==> flow/design.v <==
module sevga (
    input wire              nReset,      
    input wire              pixClk,      
    output wire             nhSync,      
    output wire             nvSync,      
    output wire             vidOut,      
    output logic [14:0]     vramAddr,    
    inout logic [7:0]       vramData,    
    output wire             nvramOE,     
    output wire             nvramWE,     
    output wire             nvramCE0,    
    output wire             nvramCE1,    
    input logic [23:1]      cpuAddr,     
    input logic [15:0]      cpuData,     
    input wire              ncpuAS,      
    input wire              ncpuUDS,     
    input wire              ncpuLDS,     
    input wire              cpuRnW,      
    input logic [2:0]       ramSize      
);
logic [10:0] hCount;     
logic [9:0] vCount;      
wire nhSyncInner;
always @(negedge pixClk) begin
    if(hCount < 11'd1343) hCount <= hCount + 11'd1;
    else begin
        hCount <= 11'd0;
        if(vCount < 10'd805) vCount <= vCount + 10'd1;
        else vCount <= 10'd0;
    end
end
always_comb begin
    if(hCount >= 11'd1052 && hCount < 11'd1187) nhSyncInner <= 0;
    else nhSyncInner <= 1;
    nhSync <= nhSyncInner;
    if(vCount >= 10'd729 && vCount < 10'd735) nvSync <= 0;
    else nvSync <= 1;
end
wire hActive, vActive;       
wire vidActive;              
wire hLoad;                  
assign vidActive = hActive & vActive;
always_comb begin
    if(hCount >= 3 && hCount < 1027) hActive <= 1;
    else hActive <= 0;
    if(vCount >= 0 && vCount < 684) vActive <= 1;
    else vActive <= 0;
    if(hCount >= 0 && hCount < 1024 && vActive) hLoad <= 1;
    else hLoad <= 0;
end
wire [3:0] vSeq = hCount[3:0];
parameter
    S0  =   4'b0000,     
    S1  =   4'b0001,     
    S2  =   4'b0011,     
    S3  =   4'b0010,     
    S4  =   4'b0110,     
    S5  =   4'b0111,     
    S6  =   4'b0101,     
    S7  =   4'b0100,     
    S8  =   4'b1100,     
    S9  =   4'b1101,     
    S10 =   4'b1111,     
    S11 =   4'b1110,     
    S12 =   4'b1010,     
    S13 =   4'b1011,     
    S14 =   4'b1001,     
    S15 =   4'b1000;     
logic [3:0] pState;
always @(negedge pixClk or negedge nReset) begin
    if(!nReset) pState <= S2;    
    else begin
        case(pState)
            S0: pState <= S1;    
            S3: pState <= S4;    
            S5: pState <= S6;    
            S2: begin
                if(vSeq == 4'hF) pState <= S0;    
                else if(cpuUWriteReq && !cpuUWriteSrv && vSeq < 4'hD) pState <= S3;
                else if(cpuLWriteReq && !cpuLWriteSrv && vSeq < 4'hD) pState <= S5;
                else if(cpuVIAReq    && !cpuVIASrv    && vSeq < 4'hE) pState <= S7;
                else pState <= S2;
            end
            default: pState <= S2;  
        endcase
    end
end
always_comb begin
    if((pState == S0 || pState == S1) && hLoad) nvramOE <= 0;
    else nvramOE <= 1;
    if(pState == S3 || pState == S5) nvramWE <= 0;
    else nvramWE <= 1;
    case(pState)
        S0, S1: begin
            if(hLoad) begin
                nvramCE0 <= ~vidBufSel;
                nvramCE1 <= vidBufSel;
            end else begin
                nvramCE0 <= 1;
                nvramCE1 <= 1;
            end
        end
        S3, S4, S5, S6: begin
            nvramCE0 <= ~cpuBufSel;
            nvramCE1 <= cpuBufSel;
        end
        default: begin
            nvramCE0 <= 1;
            nvramCE1 <= 1;
        end
    endcase
    case(pState)
        S0, S1: begin
            if(hLoad) begin
                vramAddr[14:6] <= vCount[9:1];
                vramAddr[5:0] <= hCount[9:4];
            end else begin
                vramAddr <= 0;
            end
        end
        S3, S4: begin
            vramAddr[14:1] <= cpuAddrShift;
            vramAddr[0] <= 0;
        end
        S5, S6: begin
            vramAddr[14:1] <= cpuAddrShift;
            vramAddr[0] <= 1;
        end
        default: begin
            vramAddr <= 0;
        end
    endcase
    case(pState)
        S3, S4 : vramData <= cpuData[15:8];
        S5, S6 : vramData <= cpuData[7:0];
        default: vramData <= 8'hZ;
    endcase
end
logic [8:0] vidData;         
always @(posedge pixClk) begin
    if(pState == S1 && hLoad) begin
        vidData[7:0] <= vramData;
    end else if(!hCount[0] && vidActive) begin
        vidData[8:1] <= vidData[7:0];
        vidData[0] <= 1;
    end
end
always_comb begin
    if(vidActive) vidOut <= ~vidData[8];
    else vidOut <= 0;
end
wire cpuUWriteReq, cpuLWriteReq, cpuVIAReq;
reg  cpuUWriteSrv, cpuLWriteSrv, cpuVIASrv;
wire cpuBufSel;
wire cpuBufAddr;
reg vidBufSel;
wire [13:0] cpuAddrShift = cpuAddr[14:1] - 14'h1380;
wire cpuBufRange;
always_comb begin
    cpuBufRange <= (cpuAddr[14:1] >= 14'h1380) & (cpuAddr[14:1] < 14'h3E40);
    if(!ncpuAS && !cpuRnW
            && !cpuAddr[23] && !cpuAddr[22]      
            && !(cpuAddr[21] ^ ramSize[2])       
            && !(cpuAddr[20] ^ ramSize[1])
            && !(cpuAddr[19] ^ ramSize[0])
            && cpuAddr[18] && cpuAddr[17]        
            && cpuAddr[16]                       
            && cpuBufRange                       
    ) begin
        cpuBufAddr <= 1;
    end else begin
        cpuBufAddr <= 0;
    end
    cpuBufSel <= ~cpuAddr[15];                    
    if(cpuBufAddr && !ncpuUDS) cpuUWriteReq <= 1;
    else cpuUWriteReq <= 0;
    if(cpuBufAddr && !ncpuLDS) cpuLWriteReq <= 1;
    else cpuLWriteReq <= 0;
    if(ncpuAS==0 && cpuRnW==0 && ncpuUDS==0
            && cpuAddr == 22'h77FFFF) cpuVIAReq <= 1;
    else cpuVIAReq <= 0;
end
always @(posedge pixClk or posedge ncpuAS) begin
    if(ncpuAS) begin
        cpuUWriteSrv <= 0;
        cpuLWriteSrv <= 0;
        cpuVIASrv    <= 0;
    end else begin
        if(ncpuAS) begin
            cpuUWriteSrv <= 0;
            cpuLWriteSrv <= 0;
            cpuVIASrv    <= 0;
        end else begin
            if(cpuUWriteReq && pState == S3) cpuUWriteSrv <= 1;
            if(cpuLWriteReq && pState == S5) cpuLWriteSrv <= 1;
            if(cpuVIAReq    && pState == S7) cpuVIASrv    <= 1;
        end
    end
end
always @(posedge pixClk or negedge nReset) begin
    if(!nReset) vidBufSel <= 0;
end
endmodule
[From RTL to reports: sevga]
What the tools print for sevga, step after step.
Lines are those of the file above, counted from 1.
Operators carry their Yosys type and port widths (W data, S select, Z words).
Cell names lack the library's common part.
The mark n/a stands for no value.
Set-up
  top: sevga
  clock input: pixClk
  cell library: sky130hd
  library corner: tt_025C_1v80

[Word-level counts]
Yosys after proc, flatten, opt, wreduce and memory -nomap, before mapping. Memory bits, and registers merged into a memory's read port (data or address), are not among the register bits. Print and check cells are not counted. Equal cells are merged and count once.
Bit counts
  word-level cells: 142
  register bits after elaboration: 36
  output and inout bits: 30
  input bits: 48
Operators by class
  reductions and logical operators: 58
  bitwise logic cells: 11
  order comparisons: 16
  add/sub/neg operators: 3
  equality and inequality tests: 9
  mux-type cells: 37
Operator list (number)
  $lt A11 B11 Y1 const B: 4
  $logic_and A1 B1 Y1: 33
  $lt A10 B10 Y1 const B: 3
  $eq A23 B22 Y1 const B: 1
  $mux W1: 23
  $pmux W9 S2: 1
  $pmux W8 S2: 1
  $sub A14 B13 Y14 const B: 1
  $ge A14 B13 Y1 const B: 1
  $lt A14 B14 Y1 const B: 1
  $mux W7: 2
  $logic_not A1 Y1: 13
  $eq A3 B3 Y1 const B: 4
  $pmux W3 S4: 1
  $mux W3: 4
  $add A11 B1 Y11 const B: 1
  $ge A11 B1 Y1 const B: 1
  $ge A11 B11 Y1 const B: 1
  $ge A11 B2 Y1 const B: 1
  $add A10 B1 Y10 const B: 1
  $ge A10 B1 Y1 const B: 1
  $ge A10 B10 Y1 const B: 1
  $pmux W5 S2: 1
  $mux W9: 1
  $reduce_bool A2 Y1: 4
  $lt A4 B4 Y1 const B: 2
  $not A1 Y1: 6
  $reduce_or A2 Y1: 3
Not listed: further kinds 11, cells in them 17.

[Depth]
Depth = most cells in a row (Yosys ltp): at word level without a register or memory, in the mapped netlist without a sequential cell, where the memories' decode and read muxes count.
Logic depth
  word-level depth: 20
  ABC_AREA: 0
  depth in mapped cells: 7
  depth with buffers taken out: 6

[Mapped cells and area]
Source: synth_stat.txt of the flow (Yosys; design flattened, memories mapped). It holds for the ABC_AREA given above (unset counts as 0); a run with the other value may have another netlist.
Cells by type
  edfxtp_1: number 19, area in all 570.547 um^2
  dfxtp_1: number 11, area in all 220.211 um^2
  dfrtn_1: number 7, area in all 175.168 um^2
  xor2_1: number 16, area in all 140.134 um^2
  nor2_1: number 33, area in all 123.869 um^2
  a22o_1: number 14, area in all 122.618 um^2
  mux2_2: number 8, area in all 90.086 um^2
  mux2_1: number 7, area in all 78.826 um^2
  dfrtp_1: number 3, area in all 75.072 um^2
  ha_1: number 6, area in all 75.072 um^2
  nand4_1: number 10, area in all 62.56 um^2
  nor4_1: number 10, area in all 62.56 um^2
  xnor2_1: number 7, area in all 61.309 um^2
  clkbuf_1: number 14, area in all 52.55 um^2
  nand3_1: number 10, area in all 50.048 um^2
  nand2_1: number 12, area in all 45.043 um^2
  inv_1: number 11, area in all 41.29 um^2
  a21oi_1: number 6, area in all 30.029 um^2
Not listed: further types 33, cells in them 59.
Mapped netlist
  flip-flop cells: 41
  sequential area: 1067.3 um^2
  buffers: 16
  mapped cells: 263
  chip area (Yosys): 2513.7 um^2

Memo
Re: implementation data of sevga

Settings and measured results of 2 stored flow runs for module sevga (sky130hd), not sorted in any way. The constraints put input and output delay at 20% of the set period each and load the outputs with 0.01 pF.

Flow files of run A
==> flow/run.sh <==
#!/bin/bash
# the make line also repeats the synthesis and layout settings of config.mk as NAME=value (left out here)
make -C /OpenROAD-flow-scripts/flow DESIGN_CONFIG=/design/flow/config.mk WORK_HOME=/design/flow/orfs CLKGATE_MAP_FILE= finish
==> flow/config.mk <==
export PLATFORM = sky130hd
export DESIGN_NAME = sevga
export DESIGN_NICKNAME = sevga
export VERILOG_FILES = /design/flow/design.v
export SDC_FILE = /design/flow/constraint.sdc
export NUM_CORES = 4
export LEC_CHECK = 0
export ABC_AREA = 0
export CAP_MARGIN = 20
export CELL_PAD_IN_SITES_DETAIL_PLACEMENT = 2
export CELL_PAD_IN_SITES_GLOBAL_PLACEMENT = 0
export CORE_MARGIN = 5
export CORE_UTILIZATION = 39
export PLACE_DENSITY_LB_ADDON = 0.25
export SLEW_MARGIN = 10
==> flow/constraint.sdc <==
create_clock -name core_clock -period 6.16 [get_ports {pixClk}]
set_input_delay 1.2320 -clock core_clock [delete_from_list [all_inputs] [get_ports {pixClk}]]
set_output_delay 1.2320 -clock core_clock [all_outputs]
set_load 0.01 [all_outputs]

report of run A: did not finish, cts, DPL-0033

Flow files of run B
==> flow/run.sh <==
#!/bin/bash
# the make line also repeats the synthesis and layout settings of config.mk as NAME=value (left out here)
make -C /OpenROAD-flow-scripts/flow DESIGN_CONFIG=/design/flow/config.mk WORK_HOME=/design/flow/orfs CLKGATE_MAP_FILE= finish
==> flow/config.mk <==
export PLATFORM = sky130hd
export DESIGN_NAME = sevga
export DESIGN_NICKNAME = sevga
export VERILOG_FILES = /design/flow/design.v
export SDC_FILE = /design/flow/constraint.sdc
export NUM_CORES = 4
export LEC_CHECK = 0
export ABC_AREA = 1
export CAP_MARGIN = 5
export CORE_ASPECT_RATIO = 0.94
export CORE_MARGIN = 2
export CORE_UTILIZATION = 25
export CTS_CLUSTER_DIAMETER = 77
export PLACE_DENSITY_LB_ADDON = 0.27
export SETUP_SLACK_MARGIN = 0.32
export SLEW_MARGIN = 20
export TNS_END_PERCENT = 40
==> flow/constraint.sdc <==
create_clock -name core_clock -period 4.27 [get_ports {pixClk}]
set_input_delay 0.8540 -clock core_clock [delete_from_list [all_inputs] [get_ports {pixClk}]]
set_output_delay 0.8540 -clock core_clock [all_outputs]
set_load 0.01 [all_outputs]

report of run B
yosys chip area after synthesis (um^2): 2796.4
finish__design__die__area: 12048.1
finish__design__instance__area__stdcell: 4714.5
finish__timing__setup__ws: -0.513
finish__timing__hold__ws: 0.327
